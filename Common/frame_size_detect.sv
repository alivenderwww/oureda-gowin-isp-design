==> flow/design.v <==
parameter WDEPTH = 2048;
parameter WDSIZE = 24;
parameter RDEPTH = 2048;
parameter RDSIZE = 24;
parameter ASIZE = 11;
parameter RASIZE = 11;
module frame_size_detect (
    input wire clk,
    input wire reset,
    input wire in_valid,
    input wire hstart,
    input wire fstart,
    input wire [15:0] h_pixel,
    input wire [15:0] v_pixel,
    output wire h_pixel_correct,
    output wire v_pixel_correct
);
reg [15:0] h_pixel_cnt, v_pixel_cnt;
reg [3:0] h_pixel_match_times, v_pixel_match_times;
assign h_pixel_correct = (h_pixel_match_times == 4'hF);
assign v_pixel_correct = (v_pixel_match_times == 4'hF);
always @(posedge clk) begin
    if(reset) h_pixel_cnt <= 0;
    else if(hstart & in_valid) h_pixel_cnt <= 0;
    else if(in_valid) h_pixel_cnt <= h_pixel_cnt + 1;
    else h_pixel_cnt <= h_pixel_cnt;
end
always @(posedge clk) begin
    if(reset) h_pixel_match_times <= 0;
    else if(hstart&in_valid) begin
        if(h_pixel_cnt == h_pixel - 1) h_pixel_match_times <= (h_pixel_match_times == 4'hF)?(h_pixel_match_times):(h_pixel_match_times + 1);
        else h_pixel_match_times <= 0;
    end else h_pixel_match_times <= h_pixel_match_times;
end
always @(posedge clk) begin
    if(reset) v_pixel_cnt <= 0;
    else if(fstart & in_valid) v_pixel_cnt <= 0;
    else if(hstart & in_valid) v_pixel_cnt <= v_pixel_cnt + 1;
    else v_pixel_cnt <= v_pixel_cnt;
end
always @(posedge clk) begin
    if(reset) v_pixel_match_times <= 0;
    else if(fstart & in_valid) begin
        if(v_pixel_cnt == v_pixel - 1) v_pixel_match_times <= (v_pixel_match_times == 4'hF)?(v_pixel_match_times):(v_pixel_match_times + 1);
        else v_pixel_match_times <= 0;
    end else v_pixel_match_times <= v_pixel_match_times;
end
endmodule
# == Reports on frame_size_detect ==
# Tool output for the design above, in the order of the flow.
# Lines are those of the file above, counted from 1.
# Operators carry their Yosys type and port widths (W data, S select, Z words).
# Cell names lack the library's common part.
# The mark n/a stands for no value.
# setup
top_module,frame_size_detect
clock_port,clk
library,sky130hd
corner,tt_025C_1v80

# == Elaborated design ==
# Counts by Yosys on the flattened word-level netlist (proc, flatten, opt, wreduce; memories kept). Register bits leave out memories and registers merged into their read ports (data or address). Print and check cells are left out. Cells with the same type and inputs are merged into one.
# word_totals
ram_bits,0
mem_count,0
word_cells,26
latchBits,0
register_bits,40
clocked_rd_ports_x_width,0
mem_bits_ro,0
# op_classes
multipliers,0
shifts,0
mux,4
reduce_logical,4
n_cmp,0
n_logic,2
n_eq,6
div,0
add_sub_neg,6
# op_table
cell,n
$eq A16 B32 Y1,2
$sub A16 B1 Y17 const B,2
$add A16 B1 Y16 const B,2
$mux W4,4
$add A4 B1 Y4 const B,2
$eq A4 B4 Y1 const B,2
$ne A2 B2 Y1 const B,2
$reduce_and A2 Y1,2
$reduce_or A2 Y1,2
$and A1 B1 Y1,2

# == Depth ==
# Longest topological path by Yosys (ltp), each cell counted once; first at word level (registers and memories cut), then after technology mapping (sequential cells cut; the memories' decode and read muxes count).
# depth
word_depth,4
ABC_AREA,0
depth_mapped,10
depth_no_buf,9

# == Synthesis result ==
# Source: synth_stat.txt of the flow (Yosys; design flattened, memories mapped). It holds for the ABC_AREA given above (unset counts as 0); a run with the other value may have another netlist.
# mapped
yosys_area_um2,2976.6
n_buf,13
sequential_area_um2,800.8
stdcells,372
ff_cells,40
# by_type
cell,n,type_area_um2
dfxtp_1,40,800.768
xnor2_1,30,262.752
xor2_1,28,245.235
nor2_1,43,161.405
nand2_1,25,93.84
or3_1,14,87.584
ha_1,6,75.072
nand3_1,13,65.062
and3_1,10,62.56
a21oi_1,12,60.058
o21ai_0,12,60.058
nand4_1,9,56.304
nor4_1,9,56.304
nand2b_1,8,50.048
nor3_1,9,45.043
or4_1,6,45.043
o2111ai_1,5,43.792
clkbuf_1,11,41.29
# Other cell types: 40; their cells: 82.

# == Path before layout ==
# Source: OpenSTA report_checks on the synthesized netlist (no wires, ideal clock, input and output delay 20% of the period each), path of least setup slack; recovery checks are left aside. Register names are those of the netlist, which keeps one name where synthesis merged equal registers.
# synth_path
kind,in2reg
startpoint,input port v_pixel[0]
endpoint,register v_pixel_match_times[3]
driving_pins,10
in_delay_ns,0.688
delay_ns,2.157
path_slack_ns,0.595
required_ns,3.362
arrival_ns,2.767
period_ns,3.44
synth_period_reached_ns,2.845
# "delay_ns" is the arrival time less input delay plus setup time.
# "driving_pins": output pins that drive a net of the path, with the launching flip-flop's if there is one; two outputs of one cell count as two.
# "synth_period_reached_ns" is the clock period less the worst setup slack; recovery checks do not enter. This is arithmetic on one report: input and output delays are still those of the set period (20% each).
# Between the ends stands the longest chain of elaborated cells between them, by number of cells; it is not shown to be the way that was timed. Of several equally long chains one is given.
# A line is the first line of the expression or statement that the cell stems from. Yosys adds cells for indexed reads and writes and turns some case tables into memories.
# A register here has more assigning lines than the two given.
# synth_between
path_cell_list,inv_1 ha_1 or4b_1 buf_2 o31a_1 nor4_1 a311oi_2 nor4_4 a31oi_1 nor3_1
elab_chain_len,4
# synth_lines
item,line,text
from (decl),14,"input wire [15:0] v_pixel,"
$sub A16 B1 Y17,44,if(v_pixel_cnt == v_pixel - 1) v_pixel_match_times <= (v_pixel_match_times == 4'hF)?(v_pixel_match_times):(v_p ...
$eq A16 B32 Y1,44,
$ne A2 B2 Y1,n/a,
$reduce_and A2 Y1,n/a,
to (assign),44,
to (assign),46,end else v_pixel_match_times <= v_pixel_match_times;
to (decl),19,"reg [3:0] h_pixel_match_times, v_pixel_match_times;"

# == Path in the finished layout ==
# Path of least setup slack in the final report of entry A (OpenROAD, finished layout, wires in). Where an end is a register, its clock arrival counts in the times.
# layout_path
kind,in2reg
startpoint,input port h_pixel[0]
endpoint,register h_pixel_match_times[2]
in_delay_ns,0.91
period_ns,4.53
arrival_ns,3.92
path_slack_ns,0.82
driving_pins,10
required_ns,4.73
# Between the ends stands the longest chain of elaborated cells between them, by number of cells; it is not shown to be the way that was timed. Of several equally long chains one is given.
# A register here has more assigning lines than the two given.
# layout_between
path_cell_list,clkdlybuf4s50_1 inv_1 ha_1 nor3b_1 nand4_1 xnor2_1 nand3_1 nor4bb_1 o2111ai_1 a211oi_2
elab_chain_len,4
# layout_lines
item,line,text
from (decl),13,"input wire [15:0] h_pixel,"
$sub A16 B1 Y17,31,if(h_pixel_cnt == h_pixel - 1) h_pixel_match_times <= (h_pixel_match_times == 4'hF)?(h_pixel_match_times):(h_p ...
$eq A16 B32 Y1,31,
$ne A2 B2 Y1,n/a,
$reduce_and A2 Y1,n/a,
to (assign),31,
to (assign),33,end else h_pixel_match_times <= h_pixel_match_times;
to (decl),19,"reg [3:0] h_pixel_match_times, v_pixel_match_times;"

# Measured data: module frame_size_detect, platform sky130hd, 2 stored runs of the flow under differing settings, order arbitrary. Input and output delays are each 20% of the period that was set; the output load is 0.01 pF.
# "worstPathTime_ns" is the time allowed to the run's worst setup path (the clock period less input and output delay, where it has them) less its slack. Clock arrival times count: a late capture clock shortens it, a late launch clock lengthens it.
# Among the settings, - means not set for that run.
run,period_ns,CORE_UTILIZATION,SETUP_SLACK_MARGIN,PLACE_DENSITY,HOLD_SLACK_MARGIN,CORE_ASPECT_RATIO,CELL_PAD_IN_SITES_GLOBAL_PLACEMENT,CELL_PAD_IN_SITES_DETAIL_PLACEMENT,TNS_END_PERCENT,GPL_TIMING_DRIVEN,GPL_ROUTABILITY_DRIVEN,CTS_CLUSTER_SIZE,CTS_CLUSTER_DIAMETER,CAP_MARGIN,CORE_MARGIN,SLEW_MARGIN,fin_tns_ns,timing.hold.ws_ns,worstPathTime_ns,path_kind,die_area_um2,cell_area_final_um2,worstSetupSlack_ns,synth_area_um2
entry A,4.53,41,-0.27,0.44,0.1,0.64,0,1,50,1,0,70,91,20,2,20,0.000,0.496,2.81,in2reg,7974.6,3564.7,0.817,2976.6
entry B,2.84,40,0.1,-,-,-,-,-,-,-,-,-,-,20,2,20,0.000,0.509,2.10,in2reg,8147.8,4194.0,0.176,2976.6
